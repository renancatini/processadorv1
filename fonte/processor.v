==> flow/design.v <==
module counter(clock, clear, out);
    input clear;
    input clock;
    output reg [1:0] out;
    always @(posedge clock)
        begin
            if(clear == 1)
                out <= 2'b00;
            else
                out <= out + 1'b1;
        end
endmodule
module unidControle (
    input [15:0] instrucao,
    input resetn,
    input [1:0] step,
    output reg [2:0] OpSelect,
    output reg [7:0] reg_enable,
    output reg A_enable,
    output reg R_enable,
    output reg clear,
    output reg [3:0] selReg,
    output reg bus_enable
);
wire [2:0] opcode;
wire [2:0] RX;
wire [2:0] RY;
decodificador decode (instrucao, opcode, RX, RY);
wire [7:0] RX_decoded;
decode_reg reg_decoder (RX, RX_decoded);
parameter ADD = 3'b000;
parameter SUB = 3'b001;
parameter NAN = 3'b010;
parameter OUT = 3'b100;
parameter LDI = 3'b101;
parameter REP = 3'b111;
always @(*) begin
    OpSelect = 3'b000;
    reg_enable = 8'b00000000;
    A_enable = 1'b0;
    R_enable = 1'b0;
    selReg = 4'b0000;
    bus_enable = 1'b0;
    if(resetn == 1'b1) begin
        clear = 1;  
    end else begin
        clear = 0;
        case(step)
            2'b00: begin
            end
            2'b01: begin
                case(opcode)
                    ADD, SUB, NAN: begin
                        selReg = {1'b0, RX};  
                        A_enable = 1'b1;      
                    end
                    OUT: begin
                        selReg = {1'b0, RX};  
                    end
                endcase
            end
            2'b10: begin
                case(opcode)
                    ADD, SUB, NAN: begin
                        selReg = {1'b0, RY};  
                        OpSelect = opcode;   
                        R_enable = 1'b1;     
                    end
                    REP: begin
                        selReg = {1'b0, RY};  
                        OpSelect = REP;      
                        R_enable = 1'b1;    
                    end
                    LDI: begin
                        selReg = 4'b1000;     
                        OpSelect = REP;       
                        R_enable = 1'b1;     
                    end
                    OUT: begin
                        selReg = {1'b0, RX};
                        bus_enable = 1'b1;   
                    end
                endcase
            end
            2'b11: begin
                case(opcode)
                    ADD, SUB, NAN, REP, LDI: begin
                        reg_enable = RX_decoded;  
                        selReg = 4'b1001;         
                    end
                    OUT: begin
                        selReg = {1'b0, RX};   
                        bus_enable = 1'b1;       
                    end
                endcase
            end
        endcase
    end
end
endmodule
module registrador (
    input clock,
    input enable,
    input [15:0] entrada,
    output reg [15:0] saida
);
    always @(posedge clock) begin
        if (enable)
            saida <= entrada;
    end
endmodule
module extensor_sinal (
    input [15:0] instrucao,
    output reg [15:0] imediato
);
    always @(*) begin
        if (instrucao[9])
            imediato = {6'b111111, instrucao[9:0]};
        else
            imediato = {6'b000000, instrucao[9:0]};
    end
endmodule
module multiplexador (
    input [15:0] r0,
    input [15:0] r1,
    input [15:0] r2,
    input [15:0] r3,
    input [15:0] r4,
    input [15:0] r5,
    input [15:0] r6,
    input [15:0] r7,
    input [15:0] R,
    input [15:0] imm,
    input [3:0] sel,
    output reg [15:0] saida
);
    always @(*) begin
        case (sel)
            4'b0000: saida = r0;
            4'b0001: saida = r1;
            4'b0010: saida = r2;
            4'b0011: saida = r3;
            4'b0100: saida = r4;
            4'b0101: saida = r5;
            4'b0110: saida = r6;
            4'b0111: saida = r7;
            4'b1000: saida = imm;
            4'b1001: saida = R;
            default: saida = 16'b0;
        endcase
    end
endmodule
module ULA (
    input [15:0] A,
    input [15:0] B,
    input [2:0] OpSelect,
    output reg [15:0] Resul
);
    always @(*) begin
        case (OpSelect)
            3'b000: Resul = A + B;     
            3'b001: Resul = A - B;     
            3'b010: Resul = ~(A & B);  
            3'b111: Resul = B;   
            default: Resul = 16'b0;      
        endcase
    end
endmodule
module decodificador (
    input [15:0] instrucao,
    output wire [2:0] opcode,
    output wire [2:0] RX,
    output wire [2:0] RY
);
    assign opcode = instrucao [15:13];
    assign RX = instrucao [12:10];
    assign RY = instrucao [9:7];
endmodule
module decode_reg (
    input [2:0] reg_num,
    output reg [7:0] output_reg
);
    always @(*) begin
        case(reg_num)
            3'b000: output_reg = 8'b10000000;  
            3'b001: output_reg = 8'b01000000;  
            3'b010: output_reg = 8'b00100000;  
            3'b011: output_reg = 8'b00010000;  
            3'b100: output_reg = 8'b00001000;  
            3'b101: output_reg = 8'b00000100;  
            3'b110: output_reg = 8'b00000010;  
            3'b111: output_reg = 8'b00000001;  
        endcase
    end
endmodule
module processor (
    input clock,
    input [15:0] iin,
    input resetn,
    output wire [15:0] bus
);
    wire [2:0] OpSelect;
    wire [7:0] reg_enable;
    wire A_enable, R_enable, clear, bus_enable;
    wire [3:0] selReg;
    wire [1:0] step;
    wire [15:0] r0_out, r1_out, r2_out, r3_out, r4_out, r5_out, r6_out, r7_out;
    wire [15:0] A_out, R_out, imm;
    wire [15:0] mux_out;
    wire [15:0] ula_out;
    counter contador (.clear(clear), .clock(clock), .out(step));
    unidControle UDC (
        iin, resetn, step, OpSelect, reg_enable,
        A_enable, R_enable, clear, selReg, bus_enable
    );
    registrador r0 (clock, reg_enable[7], mux_out, r0_out);
    registrador r1 (clock, reg_enable[6], mux_out, r1_out);
    registrador r2 (clock, reg_enable[5], mux_out, r2_out);
    registrador r3 (clock, reg_enable[4], mux_out, r3_out);
    registrador r4 (clock, reg_enable[3], mux_out, r4_out);
    registrador r5 (clock, reg_enable[2], mux_out, r5_out);
    registrador r6 (clock, reg_enable[1], mux_out, r6_out);
    registrador r7 (clock, reg_enable[0], mux_out, r7_out);
    registrador A (clock, A_enable, mux_out, A_out);
    registrador R (clock, R_enable, ula_out, R_out);
    extensor_sinal extensor (iin, imm);
    multiplexador mux(
        r0_out, r1_out, r2_out, r3_out,
        r4_out, r5_out, r6_out, r7_out,
        R_out, imm, selReg, mux_out
    );
    ULA ula (A_out, mux_out, OpSelect, ula_out);
    assign bus = (bus_enable) ? mux_out : 16'b0;
endmodule
# --- Reports on processor ---
# Tool output for the design above, in the order of the flow.
# Line numbers count from 1 in the design file above.
# Operators: Yosys type, input widths -> output width; for muxes data width and select width s.
# Cell names lack the library's common part.
design:
  top_module: "processor"
  clock_port: "clock"
  library: "sky130hd"
  corner: "tt_025C_1v80"

# --- Word level ---
# Yosys after proc, flatten, opt, wreduce and memory -nomap, before mapping. Enables and synchronous resets that opt folds into registers are not counted as muxes. Memory bits, and registers merged into a memory's read port (data or address), are not among the register bits. Print and check cells are not counted. Equal cells are merged and count once.
# Memory sizes are those after Yosys's memory passes, which may raise the word count (mostly to a power of two), join words into wider ones and drop unused or constant bits.
bits:
  register_bits: 162
  latchBits: 0
  ramBits: 0
  rom_bits: 64
  clocked_rd_ports_x_width: 0
  memories: 1
  inputBits: 18
  out_inout_bits: 16
  word_cells: 76
memory_table:
  columns: ["name", "words", "width", "read_ports", "wr", "line_no", "text"]
  rows:
  - ["(name not given)", 8, 8, 1, 0, 184, "case(reg_num)"]
classes:
  addsub: 3
  n_mul: 0
  div: 0
  n_cmp: 0
  equal: 20
  n_shift: 0
  n_mux: 25
  logic: 2
  n_reduce_logical: 14
op_table:
  columns: ["op", "count"]
  rows:
  - ["$pmux 16 s10", 1]
  - ["$pmux 16 s4", 1]
  - ["$mux 16", 2]
  - ["$add 16x16->16", 1]
  - ["$sub 16x16->16", 1]
  - ["$and 16x16->16", 1]
  - ["$not 16->16", 1]
  - ["$eq 4x3->1 const B", 4]
  - ["$pmux 8 s2", 1]
  - ["$pmux 4 s4", 1]
  - ["$mux 8", 2]
  - ["$eq 3x3->1 const B", 4]
  - ["$reduce_or 3->1", 4]
  - ["$pmux 4 s3", 1]
  - ["$pmux 3 s2", 2]
  - ["$eq 4x2->1 const B", 2]
  - ["$eq 4x4->1 const B", 2]
  - ["$reduce_or 4->1", 2]
  - ["$pmux 4 s2", 1]
  - ["$mux 1", 7]
  - ["$reduce_or 2->1", 3]
  - ["$eq 3x1->1 const B", 2]
  - ["$eq 3x2->1 const B", 2]
  - ["$logic_not 3->1", 2]
  - ["$mux 3", 2]
  - ["$pmux 1 s2", 3]
  - ["$reduce_or 5->1", 1]
  - ["$eq 2x2->1 const B", 2]
# Not listed: further kinds 6, cells in them 6.

# --- Longest topological paths ---
# Depth = most cells in a row (Yosys ltp): at word level without a register or memory, in the mapped netlist without a sequential cell, where the memories' decode and read muxes count.
depth:
  word_depth: 10
  abc_area: 0
  ltp_mapped: 29
  depth_no_buf: 27

# --- Netlist ---
# Source: synth_stat.txt of the flow (Yosys; design flattened, memories mapped). It holds for the ABC_AREA given above (unset counts as 0); a run with the other value may have another netlist.
types:
  columns: ["cell", "count", "type_area_um2"]
  rows:
  - ["edfxtp_1", 160, 4.8E+03]
  - ["ha_1", 23, 287.776]
  - ["a21oi_1", 47, 235.226]
  - ["nor2_1", 43, 161.405]
  - ["a22oi_1", 21, 157.651]
  - ["xnor2_1", 17, 148.893]
  - ["nand3_1", 28, 140.134]
  - ["a221o_1", 11, 110.106]
  - ["nand2_1", 26, 97.594]
  - ["a22o_1", 11, 96.342]
  - ["mux2i_1", 9, 90.086]
  - ["xor2_1", 10, 87.584]
  - ["nor3_1", 16, 80.077]
  - ["o21ai_0", 16, 80.077]
  - ["buf_6", 7, 78.826]
  - ["inv_1", 19, 71.318]
  - ["o2bb2ai_1", 8, 70.067]
  - ["nor2b_1", 11, 68.816]
# Other cell types: 71; their cells: 170.
mapped:
  cells: 653
  yosys_area_um2: 8335.5
  seq_area_um2: 4844.6
  ffs: 162
  buf_cells: 27
# By module: a second synthesis without flattening, with its own total; a netlist apart from the flattened one above.
unflattened:
  hier_cells: 678
  area_unflattened_um2: 8483.1
# Rows give one instance, submodules left out.
by_module:
  columns: ["module", "n_inst", "n_cells", "area_um2", "seq_area_um2"]
  rows:
  - ["registrador", 10, 16, 480.5, 480.5]
  - ["ULA", 1, 217, 1438.9, 0.0]
  - ["multiplexador", 1, 187, 1403.8, 0.0]
  - ["unidControle", 1, 59, 400.4, 0.0]
  - ["processor", 1, 17, 126.4, 0.0]
  - ["extensor_sinal", 1, 16, 120.1, 0.0]
  - ["decodificador", 1, 9, 67.6, 0.0]
  - ["decode_reg", 1, 8, 65.1, 0.0]
  - ["counter", 1, 5, 56.3, 40.0]

# --- Timing after synthesis ---
# OpenSTA on the mapped netlist: ideal clock, no wires. The path of least setup slack (recovery checks aside). Input and output delay are each 20% of the period. Register names are those of the netlist, which keeps one name where synthesis merged equal registers.
synth_timing:
  path_type: "input-to-reg"
  startpoint: "in iin[15]"
  endpoint: "reg R.saida[15]"
  period_ns: 8.45
  in_delay_ns: 1.690
  setup_ns: 0.261
  launch_ns: 1.690
  arrival_ns: 7.227
  t_required_ns: 8.189
  slack_ns: 0.962
  path_delay_ns: 5.798
  stages: 28
  n_path_buf: 4
  period_less_setup_slack_ns: 7.488
# "path_delay_ns" is the arrival time less input delay plus setup time.
# "stages": output pins that drive a net of the path, with the launching flip-flop's if there is one; two outputs of one cell count as two.
# "period_less_setup_slack_ns" = period - worst setup slack (recovery checks aside). The figure is calculated, with input and output delays left at 20% of the set period.
# Ways into the end's enable are left out, as the timed path ends at the data pin.
synth_via:
  cell_sequence: "buf_6 > buf_4 > or3_1 > buf_6 > a222oi_1 > buf_2 > nand2_1 > a21boi_0 > nor4_1 > nand2_1 > inv_1 > ha_1 > nand2_1 > o21ai_0 > xor2_1 > ha_1 > or2_2 > a21oi_1 > a31oi_1 > and4_1 > a2111oi_0 > nor2b_1 > o21ai_0 > nand2b_1 > a31o_2 > a31o_2 > a21o_1 > a311o_1"
  cells_between: 39
  classes_between: "add/sub (2); eq/ne (17); mux (10); logic (2); reduce/logical (8)"
synth_lines:
  columns: ["item", "line_no", "text"]
  rows:
  - ["start: declaration", 198, "input [15:0] iin,"]
  - ["end: assignment", 109, "saida <= entrada;"]
  - ["end: declaration", 105, "output reg [15:0] saida"]
# Chain of elaborated cells between the ends: none given.
# Nets of the timed path that keep an RTL name, with a line that drives or declares them; the list need not be complete.
synth_named_nets:
  columns: ["signal", "line_no", "text"]
  rows:
  - ["A.entrada[1]", 138, "case (sel)"]

# --- Timing after layout ---
# Path of least setup slack in the final report of run A (OpenROAD, finished layout, wires in). Where an end is a register, its clock arrival counts in the times.
layout_timing:
  path_type: "input-to-reg"
  startpoint: "in iin[13]"
  endpoint: "reg R.saida[15]"
  period_ns: 8.5
  in_delay_ns: 1.70
  setup_ns: 0.24
  launch_ns: 1.70
  arrival_ns: 8.27
  t_required_ns: 8.70
  slack_ns: 0.43
  stages: 27
  n_path_buf: 2
# Ways into the end's enable are left out, as the timed path ends at the data pin.
layout_via:
  cell_sequence: "clkdlybuf4s50_1 > and2_4 > or3_1 > a222oi_1 > nand2_1 > a21boi_0 > nor4_1 > nand2_1 > inv_1 > ha_1 > nand2_1 > o21ai_0 > xor2_1 > ha_1 > or2_2 > a21oi_1 > a31oi_1 > and4_1 > a2111oi_0 > buf_4 > nor2b_1 > o21ai_0 > nand2b_1 > a31o_2 > a31o_2 > a21o_1 > a311o_1"
  cells_between: 39
  classes_between: "add/sub (2); eq/ne (17); mux (10); logic (2); reduce/logical (8)"
layout_lines:
  columns: ["item", "line_no", "text"]
  rows:
  - ["start: declaration", 198, "input [15:0] iin,"]
  - ["end: assignment", 109, "saida <= entrada;"]
  - ["end: declaration", 105, "output reg [15:0] saida"]
# Chain of elaborated cells between the ends: none given.
# Nets of the timed path that keep an RTL name, with a line that drives or declares them; the list need not be complete.
layout_named_nets:
  columns: ["signal", "line_no", "text"]
  rows:
  - ["A.entrada[1]", 138, "case (sel)"]

# Design processor on sky130hd. What follows are 2 stored runs of the flow, each under its own settings; their order means nothing. The constraints put input and output delay at 20% of the set period each and load the outputs with 0.01 pF.
# "period_reached_ns" = clock period - worst setup slack. The figure is calculated, with input and output delays left at 20% of the set period.
# "timing.worst_path_ns" = time allowed to the worst setup path (clock period - input delay - output delay, where it has them) - its slack; a late launch clock adds to it, a late capture clock takes from it.
# "power_mw": no workload was simulated; the value follows from the tool's default switching activity.
runs:
  - name: "run A"
    settings:
      period_ns: 8.5
      CORE_UTILIZATION: 64
      CAP_MARGIN: 20
      CORE_MARGIN: 2
      SLEW_MARGIN: 20
    results:
      synth_area_um2: 8335.5
      total_die_area_um2: 13953.5
      post_route_stdcell_area_um2: 9680.5
      final_util_pct: 76.4
      final_setup_ws_ns: 0.427
      fin_tns_ns: 0.000
      hold_worst_slack_ns: 0.486
      power_mw: 1.950
      period_reached_ns: 8.073
      timing.worst_path_ns: 6.37
      critical_path_kind: "input-to-reg"
  - name: "run B"
    settings:
      period_ns: 5.18
      CORE_UTILIZATION: 31
      SETUP_SLACK_MARGIN: 0.5
      PLACE_DENSITY: 0.86
      CORE_ASPECT_RATIO: 0.63
      CELL_PAD_IN_SITES_GLOBAL_PLACEMENT: 2
      GPL_TIMING_DRIVEN: 0
      CTS_CLUSTER_SIZE: 12
      CTS_CLUSTER_DIAMETER: 44
      SLEW_MARGIN: 40
      MAX_ROUTING_LAYER: "met5"
      CAP_MARGIN: 20
      CORE_MARGIN: 2
    results:
      synth_area_um2: 8335.5
      total_die_area_um2: 28251.7
      post_route_stdcell_area_um2: 12107.9
      final_util_pct: 46.0
      final_setup_ws_ns: -0.833
      fin_tns_ns: -6.369
      hold_worst_slack_ns: 0.460
      power_mw: 3.605
      period_reached_ns: 6.013
      timing.worst_path_ns: 4.98
      critical_path_kind: "input-to-reg"
